==> flow/design.v <==
`timescale 1ns / 1ps
module booth(RST, CLK, x, multiplier, result);
input   [7:0]     x;
input             RST, CLK;
input   [7:0]     multiplier;
output  [15:0]    result;
wire     [8:0]    m;
wire     [8:0]    pp[3:0];
wire     [3:0]    sout;
wire     [3:0]    eout;
assign m[8] = multiplier[7];
assign m[7] = multiplier[6];
assign m[6] = multiplier[5];
assign m[5] = multiplier[4];
assign m[4] = multiplier[3];
assign m[3] = multiplier[2];
assign m[2] = multiplier[1];
assign m[1] = multiplier[0];
assign m[0] = 0;        
partial_product pp0(.x(x), .m(m[2:0]), .pp(pp[0]), .rst(RST), .clk(CLK), .sout(sout[0]), .eout(eout[0]));
partial_product pp1(.x(x), .m(m[4:2]), .pp(pp[1]), .rst(RST), .clk(CLK), .sout(sout[1]), .eout(eout[1]));
partial_product pp2(.x(x), .m(m[6:4]), .pp(pp[2]), .rst(RST), .clk(CLK), .sout(sout[2]), .eout(eout[2]));
partial_product pp3(.x(x), .m(m[8:6]), .pp(pp[3]), .rst(RST), .clk(CLK), .sout(sout[3]), .eout(eout[3]));
cra cra0(.in0(pp[0]), .in1(pp[1]), .in2(pp[2]), .in3(pp[3]), .s(sout), .e(eout), .out(result));
endmodule
`timescale 1ns / 1ps
module cra(in0, in1, in2, in3,  s, e, out );
input [8:0] in0, in1, in2, in3;
input [3:0] s; 
input [3:0] e;
output[15:0] out;
wire [42:0] c;
wire [29:0] w;
assign w[29] = 1;
half_adder h0(.in0(in0[0]), .in1(s[0]), .cout(c[0]), .out(out[0]));
half_adder h1(.in0(in0[1]), .in1(c[0]), .cout(c[1]), .out(out[1]));
full_adder f0(.in0(in0[2]), .in1(in1[0]), .cin(c[1]), .out(w[0]), .cout(c[2]));
half_adder h2(.in0(w[0]), .in1(s[1]), .cout(c[3]), .out(out[2]));
full_adder f1(.in0(in0[3]), .in1(in1[1]), .cin(c[2]), .out(w[1]), .cout(c[4]));
half_adder h3(.in0(w[1]), .in1(c[3]), .cout(c[5]), .out(out[3]));
full_adder f2(.in0(in0[4]), .in1(in1[2]), .cin(c[4]), .out(w[2]), .cout(c[6]));
full_adder f3(.in0(w[2]), .in1(in2[0]), .cin(c[5]), .out(w[3]), .cout(c[7]));
half_adder h4(.in0(w[3]), .in1(s[2]), .cout(c[8]), .out(out[4]));
full_adder f4(.in0(in0[5]), .in1(in1[3]), .cin(c[6]), .out(w[4]), .cout(c[9]));
full_adder f5(.in0(w[4]), .in1(in2[1]), .cin(c[7]), .out(w[5]), .cout(c[10]));
half_adder h5(.in0(w[5]), .in1(c[8]), .cout(c[11]), .out(out[5]));
full_adder f6(.in0(in0[6]), .in1(in1[4]), .cin(c[9]), .out(w[6]), .cout(c[12]));
full_adder f7(.in0(w[6]), .in1(in2[2]), .cin(c[10]), .out(w[7]), .cout(c[13]));
full_adder f8(.in0(w[7]), .in1(in3[0]), .cin(c[11]), .out(w[8]), .cout(c[14]));
half_adder h6(.in0(w[8]), .in1(s[3]), .cout(c[15]), .out(out[6]));
full_adder f9(.in0(in0[7]), .in1(in1[5]), .cin(c[12]), .out(w[9]), .cout(c[16]));
full_adder f10(.in0(w[9]), .in1(in2[3]), .cin(c[13]), .out(w[10]), .cout(c[17]));
full_adder f11(.in0(w[10]), .in1(in3[1]), .cin(c[14]), .out(w[11]), .cout(c[18]));
half_adder h7(.in0(w[11]), .in1(c[15]), .cout(c[19]), .out(out[7]));
full_adder f12(.in0(in0[8]), .in1(in1[6]), .cin(c[16]), .out(w[12]), .cout(c[20]));
full_adder f13(.in0(w[12]), .in1(in2[4]), .cin(c[17]), .out(w[13]), .cout(c[21]));
full_adder f14(.in0(w[13]), .in1(in3[2]), .cin(c[18]), .out(w[14]), .cout(c[22]));
half_adder h8(.in0(w[14]), .in1(c[19]), .cout(c[23]), .out(out[8]));
full_adder f15(.in0(in1[7]), .in1(~e[0]), .cin(c[20]), .out(w[15]), .cout(c[24]));
full_adder f16(.in0(w[15]), .in1(in2[5]), .cin(c[21]), .out(w[16]), .cout(c[25]));
full_adder f17(.in0(w[16]), .in1(in3[3]), .cin(c[22]), .out(w[17]), .cout(c[26]));
half_adder h9(.in0(w[17]), .in1(c[23]), .cout(c[27]), .out(out[9]));
full_adder f18(.in0(in1[8]), .in1(~e[0]), .cin(c[24]), .out(w[18]), .cout(c[28]));
full_adder f19(.in0(w[18]), .in1(in2[6]), .cin(c[25]), .out(w[19]), .cout(c[29]));
full_adder f20(.in0(w[19]), .in1(in3[4]), .cin(c[26]), .out(w[20]), .cout(c[30]));
half_adder h10(.in0(w[20]), .in1(c[27]), .cout(c[31]), .out(out[10]));
full_adder f21(.in0(e[0]), .in1(e[1]), .cin(c[28]), .out(w[21]), .cout(c[32]));
full_adder f22(.in0(w[21]), .in1(in2[7]), .cin(c[29]), .out(w[22]), .cout(c[33]));
full_adder f23(.in0(w[22]), .in1(in3[5]), .cin(c[30]), .out(w[23]), .cout(c[34]));
half_adder h11(.in0(w[23]), .in1(c[31]), .cout(c[35]), .out(out[11]));
full_adder f24(.in0(in2[8]), .in1(c[32]), .cin(c[33]), .out(w[25]), .cout(c[36]));
full_adder f25(.in0(w[25]), .in1(in3[6]), .cin(c[34]), .out(w[26]), .cout(c[37]));
full_adder f26(.in0(w[26]), .in1(w[29]), .cin(c[35]), .out(out[12]), .cout(c[38]));
full_adder f27(.in0(in3[7]), .in1(c[36]), .cin(c[37]), .out(w[27]), .cout(c[39]));
full_adder f28(.in0(w[27]), .in1(e[2]), .cin(c[38]), .out(out[13]), .cout(c[40]));
half_adder h12(.in0(in3[8]), .in1(c[39]), .cout(c[41]), .out(w[28]));
full_adder f29(.in0(w[28]), .in1(w[29]), .cin(c[40]), .out(out[14]), .cout(c[42]));
full_adder f30(.in0(e[3]), .in1(c[41]), .cin(c[42]), .out(out[15]), .cout());
endmodule
`timescale 1ns / 1ps
module full_adder(in0, in1, cin, out, cout);
    input in0, in1, cin;
    output out, cout;
    assign out = in0^in1^cin;
    assign cout = ((in0^in1) & cin) | (in0 & in1);
endmodule
`timescale 1ns / 1ps
module half_adder(in0, in1, cout, out);
input in0;
input in1;
output cout, out;
assign out = in0 ^ in1;
assign cout = in0 & in1;
endmodule
`timescale 1ns / 1ps
module partial_product(m, x, pp, rst, clk, sout, eout);
input [2:0] m;
input [7:0] x;
input rst, clk;
output [8:0] pp;
output sout, eout;
wire s,d,n;
assign s = m[0]^m[1];
assign d = ~((m[0]^m[1])|(~(m[1]^m[2])));
assign z = s|d;
assign n = m[2];
assign pp[0] = (x[0] & s) ^ (n);
assign pp[1] = (((x[1] & s)) | (x[0] & d)) ^ (n);
assign pp[2] = (((x[2] & s)) | (x[1] & d)) ^ (n);
assign pp[3] = (((x[3] & s)) | (x[2] & d)) ^ (n);
assign pp[4] = (((x[4] & s)) | (x[3] & d)) ^ (n);
assign pp[5] = (((x[5] & s)) | (x[4] & d)) ^ (n);
assign pp[6] = (((x[6] & s)) | (x[5] & d)) ^ (n);
assign pp[7] = (((x[7] & s)) | (x[6] & d)) ^ (n);
assign pp[8] = ((x[7]&z)^n);
assign sout = n;
assign eout = ((~(sout^x[7]))&z) | (~sout&~z);
endmodule
`timescale 1ns / 1ps
module top( RST, CLK, multiplicand, multiplier, final_result);
input RST, CLK;
input [7:0]     multiplicand, multiplier;
output[15:0]    final_result;
reg [7:0] multiplier_r, multiplicand_r;
wire [7:0] multiplier_w, multiplicand_w;
reg [15:0] final_result_r;
wire [15:0] final_result_w;
booth booth0(.RST(RST), .CLK(CLK), .x(multiplicand_w), .multiplier(multiplier_w), .result(final_result_w));
always @(posedge CLK) begin
    multiplicand_r <= multiplicand;
    multiplier_r <= multiplier;
    final_result_r <= final_result_w; 
end
assign multiplicand_w = multiplicand_r;
assign multiplier_w = multiplier_r;
assign final_result = final_result_r;
endmodule
### Reports on top

Tool output for the design above, in the order of the flow.
Lines are those of the file above, counted from 1.
Library cell names are shortened.
Not given: --

| inputs | value |
|---|---|
| top | top |
| clock port | CLK |
| standard-cell library | sky130hd |
| timing corner | tt_025C_1v80 |

### Elaborated design

Yosys after proc, flatten, opt, wreduce and memory -nomap, before mapping. Enables and synchronous resets that opt folds into registers are not counted as muxes. Memory bits, and registers merged into a memory's read port (data or address), are not among the register bits. Print and check cells are not counted. Equal cells are merged and count once.

| operators by class | value |
|---|---|
| bitwise operators | 356 |

Operator list:

| cell | number |
|---|---|
| bitwise AND 1 bit | 143 |
| bitwise XOR 1 bit | 120 |
| OR 1 bit | 70 |
| NOT 1 bit | 23 |

| storage and ports | value |
|---|---|
| bits in registers | 32 |
| input port bits | 18 |
| output and inout port bits | 16 |
| elaborated cells | 359 |

### Longest topological paths

Yosys ltp: most cells in a row. Word level: on the elaborated netlist, between registers, memories and ports. Mapped: between sequential cells and ports; inverters and the memories' decode and read muxes count.

| logic depth | value |
|---|---|
| word-level depth | 41 |
| ABC_AREA | 0 |
| mapped depth | 37 |
| gate-level depth less buffers | 35 |

### Synthesis result

The flow's flattened synthesis, as Yosys stat reports it; memories are mapped. The netlist is that of the ABC_AREA named above (0 if unset); the other value can give another one.

Cells by type:

| type | number | total area (um^2) |
|---|---|---|
| dfxtp_1 | 32 | 640.614 |
| fa_1 | 28 | 560.538 |
| ha_1 | 15 | 187.68 |
| a21o_1 | 18 | 135.13 |
| inv_1 | 34 | 127.622 |
| nand3b_1 | 15 | 112.608 |
| a31oi_1 | 17 | 106.352 |
| buf_2 | 19 | 95.091 |
| xor2_1 | 10 | 87.584 |
| a221o_1 | 7 | 70.067 |
| a221oi_1 | 7 | 61.309 |
| a21oi_1 | 10 | 50.048 |
| maj3_1 | 5 | 50.048 |
| buf_6 | 4 | 45.043 |
| xnor2_1 | 5 | 43.792 |
| nand2b_1 | 6 | 37.536 |
| nor2_1 | 10 | 37.536 |
| o2bb2ai_1 | 4 | 35.034 |

Not listed: further types 20, cells in them 54.

| mapped netlist | value |
|---|---|
| cells in the netlist | 300 |
| mapped area | 2,816.5 um^2 |
| sequential area | 640.6 um^2 |
| flip-flops | 32 |
| buffers | 33 |

The figures by module come from a second, unflattened synthesis with its own total; it is not the netlist above.

| unflattened totals | value |
|---|---|
| cell total of the unflattened synthesis | 255 |
| area (unflattened synthesis) | 2,606.2 um^2 |

Each row is one instance without its submodules.

By module:

| module | instances | cells | area (um^2) | sequential area (um^2) |
|---|---|---|---|---|
| (name not given) | 4 | 44 | 292.8 | 0.0 |
| top | 1 | 32 | 640.6 | 640.6 |
| full_adder | 31 | 1 | 20.0 | 0.0 |
| half_adder | 13 | 1 | 12.5 | 0.0 |
| cra | 1 | 2 | 7.5 | 0.0 |
| booth | 1 | 1 | 3.8 | 0.0 |

### Path before layout

Path of least setup slack by OpenSTA after synthesis, without wires, with an ideal clock, recovery checks aside; 20% of the period is set as input and as output delay. Where synthesis merged equal registers, the netlist keeps one of their names.

| timing post-synthesis | value |
|---|---|
| path type | register to register |
| start point | register multiplier_r[1] |
| end point | register final_result_r[15] |
| period | 7.14 ns |
| setup time | 0.072 ns |
| launch time at the first pin | 0.000 ns |
| arrival | 7.432 ns |
| data required time | 7.068 ns |
| slack | -0.364 ns |
| delay of the path | 7.504 ns |
| stages | 31 |
| path buffers | 2 |
| period reached after synthesis | 7.504 ns |

"delay of the path" = arrival - input delay + setup time.
"stages" counts driving pins, that of a launching flip-flop among them; a cell with two outputs on the path counts twice.
"period reached after synthesis" = period - worst setup slack (recovery checks aside). The figure is calculated, with input and output delays left at 20% of the set period.
The rows between start and end are the longest chain of elaborated cells between them; the timing report does not say that the signal goes this way. Where chains are equally long, one stands for them.
A line is the first line of the expression or statement that the cell stems from. Yosys adds cells for indexed reads and writes and turns some case tables into memories.

| on the way, post-synthesis | value |
|---|---|
| cell sequence | dfxtp_1 > buf_6 > buf_2 > nand2b_1 > o21ai_0 > ha_1 > inv_1 > fa_1 > inv_1 > fa_1 > inv_1 > fa_1 > inv_1 > fa_1 > inv_1 > fa_1 > fa_1 > fa_1 > fa_1 > fa_1 > fa_1 > fa_1 > inv_1 > fa_1 > fa_1 > fa_1 > fa_1 > inv_1 > ha_1 > xnor2_1 > xnor2_1 |
| length of the longest elaborated chain | 41 |
| elaborated cells on any way between the ends | 238 |
| classes of those cells | 238 x logic |

Ends and longest elaborated chain, post-synthesis:

| item | RTL line | text |
|---|---|---|
| start, declared | 124 | `reg [7:0] multiplier_r, multiplicand_r;` |
| start, assigned | 131 | `multiplier_r <= multiplier;` |
| bitwise XOR 1 bit | 104 | `assign d = ~((m[0]^m[1])\|(~(m[1]^m[2])));` |
| NOT 1 bit | 104 |  |
| OR 1 bit | 104 |  |
| NOT 1 bit | 104 |  |
| bitwise AND 1 bit | 109 | `assign pp[2] = (((x[2] & s)) \| (x[1] & d)) ^ (n);` |
| OR 1 bit | 109 |  |
| bitwise XOR 1 bit | 109 |  |
| [27 not listed] | -- |  |
| bitwise AND 1 bit | 85 | `assign cout = ((in0^in1) & cin) \| (in0 & in1);` |
| OR 1 bit | 85 |  |
| bitwise XOR 1 bit | 92 | `assign out = in0 ^ in1;` |
| NOT 1 bit | -- |  |
| bitwise AND 1 bit | 85 |  |
| OR 1 bit | 85 |  |
| bitwise XOR 1 bit | 84 | `assign out = in0^in1^cin;` |
| end, assigned | 132 | `final_result_r <= final_result_w;` |
| end, declared | 126 | `reg [15:0] final_result_r;` |

### Timing after layout

From the final timing report of stored run 1: the path of least setup slack in the routed layout; clock arrival at registers is part of the times.

| timing post-layout | value |
|---|---|
| path type | register to register |
| start point | register multiplier_r[1] |
| end point | register final_result_r[15] |
| period | 8.53 ns |
| setup time | 0.07 ns |
| launch time at the first pin | 0.28 ns |
| arrival | 8.17 ns |
| data required time | 8.75 ns |
| slack | 0.58 ns |
| stages | 29 |
| path buffers | 0 |

The rows between start and end are the longest chain of elaborated cells between them; the timing report does not say that the signal goes this way. Where chains are equally long, one stands for them.

| on the way, post-layout | value |
|---|---|
| cell sequence | dfxtp_1 > nand2b_1 > o21ai_0 > ha_1 > inv_1 > fa_1 > inv_1 > fa_1 > inv_1 > fa_1 > inv_1 > fa_1 > inv_1 > fa_1 > fa_1 > fa_1 > fa_1 > fa_1 > fa_1 > fa_1 > inv_1 > fa_1 > fa_1 > fa_1 > fa_1 > inv_1 > ha_1 > xnor2_1 > xnor2_1 |
| length of the longest elaborated chain | 41 |
| elaborated cells on any way between the ends | 238 |
| classes of those cells | 238 x logic |

Ends and longest elaborated chain, post-layout:

| item | RTL line | text |
|---|---|---|
| start, declared | 124 | `reg [7:0] multiplier_r, multiplicand_r;` |
| start, assigned | 131 | `multiplier_r <= multiplier;` |
| bitwise XOR 1 bit | 104 | `assign d = ~((m[0]^m[1])\|(~(m[1]^m[2])));` |
| NOT 1 bit | 104 |  |
| OR 1 bit | 104 |  |
| NOT 1 bit | 104 |  |
| bitwise AND 1 bit | 109 | `assign pp[2] = (((x[2] & s)) \| (x[1] & d)) ^ (n);` |
| OR 1 bit | 109 |  |
| bitwise XOR 1 bit | 109 |  |
| [27 not listed] | -- |  |
| bitwise AND 1 bit | 85 | `assign cout = ((in0^in1) & cin) \| (in0 & in1);` |
| OR 1 bit | 85 |  |
| bitwise XOR 1 bit | 92 | `assign out = in0 ^ in1;` |
| NOT 1 bit | -- |  |
| bitwise AND 1 bit | 85 |  |
| OR 1 bit | 85 |  |
| bitwise XOR 1 bit | 84 | `assign out = in0^in1^cin;` |
| end, assigned | 132 | `final_result_r <= final_result_w;` |
| end, declared | 126 | `reg [15:0] final_result_r;` |

Wiki page: top / flow data

Module top, platform sky130hd: 2 stored runs of the flow (Yosys, OpenROAD) with differing settings, in no particular order. Input and output delays are each 20% of the period that was set; the output load is 0.01 pF.
"clock period achieved" is the run's clock period less its worst setup slack. It is reckoned from that one timing run; input and output delays stay at 20% of the period that was set.
"time on the worst setup path": the worst setup path's part of the clock period (all of it between registers, 20% less for each end at a port) less its slack. A launch clock that arrives late makes it longer, a capture clock that arrives late makes it shorter.
"total power after layout": no workload was simulated; the value follows from the tool's default switching activity.
Settings: n/a = not set for that run.

| run | period_ns | CORE_UTILIZATION | SETUP_SLACK_MARGIN | PLACE_DENSITY_LB_ADDON | GPL_ROUTABILITY_DRIVEN | CTS_CLUSTER_SIZE | SLEW_MARGIN | MIN_ROUTING_LAYER | CAP_MARGIN | CORE_MARGIN | total power after layout (W) | setup TNS (ns) | worst hold slack after layout (ns) | worst setup slack after layout (ns) | standard-cell area after routing (um^2) | time on the worst setup path (ns) | critical path type | die footprint (um^2) | utilization (%) | post-synthesis cell area (um^2) | clock period achieved (ns) |
|---|---|---|---|---|---|---|---|---|---|---|---|---|---|---|---|---|---|---|---|---|---|
| stored run 1 | 8.53 | 21 | -0.28 | 0.1 | 1 | 14 | 30 | met2 | 20 | 2 | 0.000906 | 0.000 | 0.731 | 0.581 | 3,388.2 | 7.95 | register to register | 14,354.4 | 25.7 | 2,816.5 | 7.949 |
| stored run 2 | 8.04 | 49 | n/a | n/a | n/a | n/a | 20 | n/a | 20 | 2 | 0.0008491 | 0.000 | 0.549 | 0.417 | 3,196.8 | 7.62 | register to register | 6,370.4 | 57.7 | 2,816.5 | 7.623 |
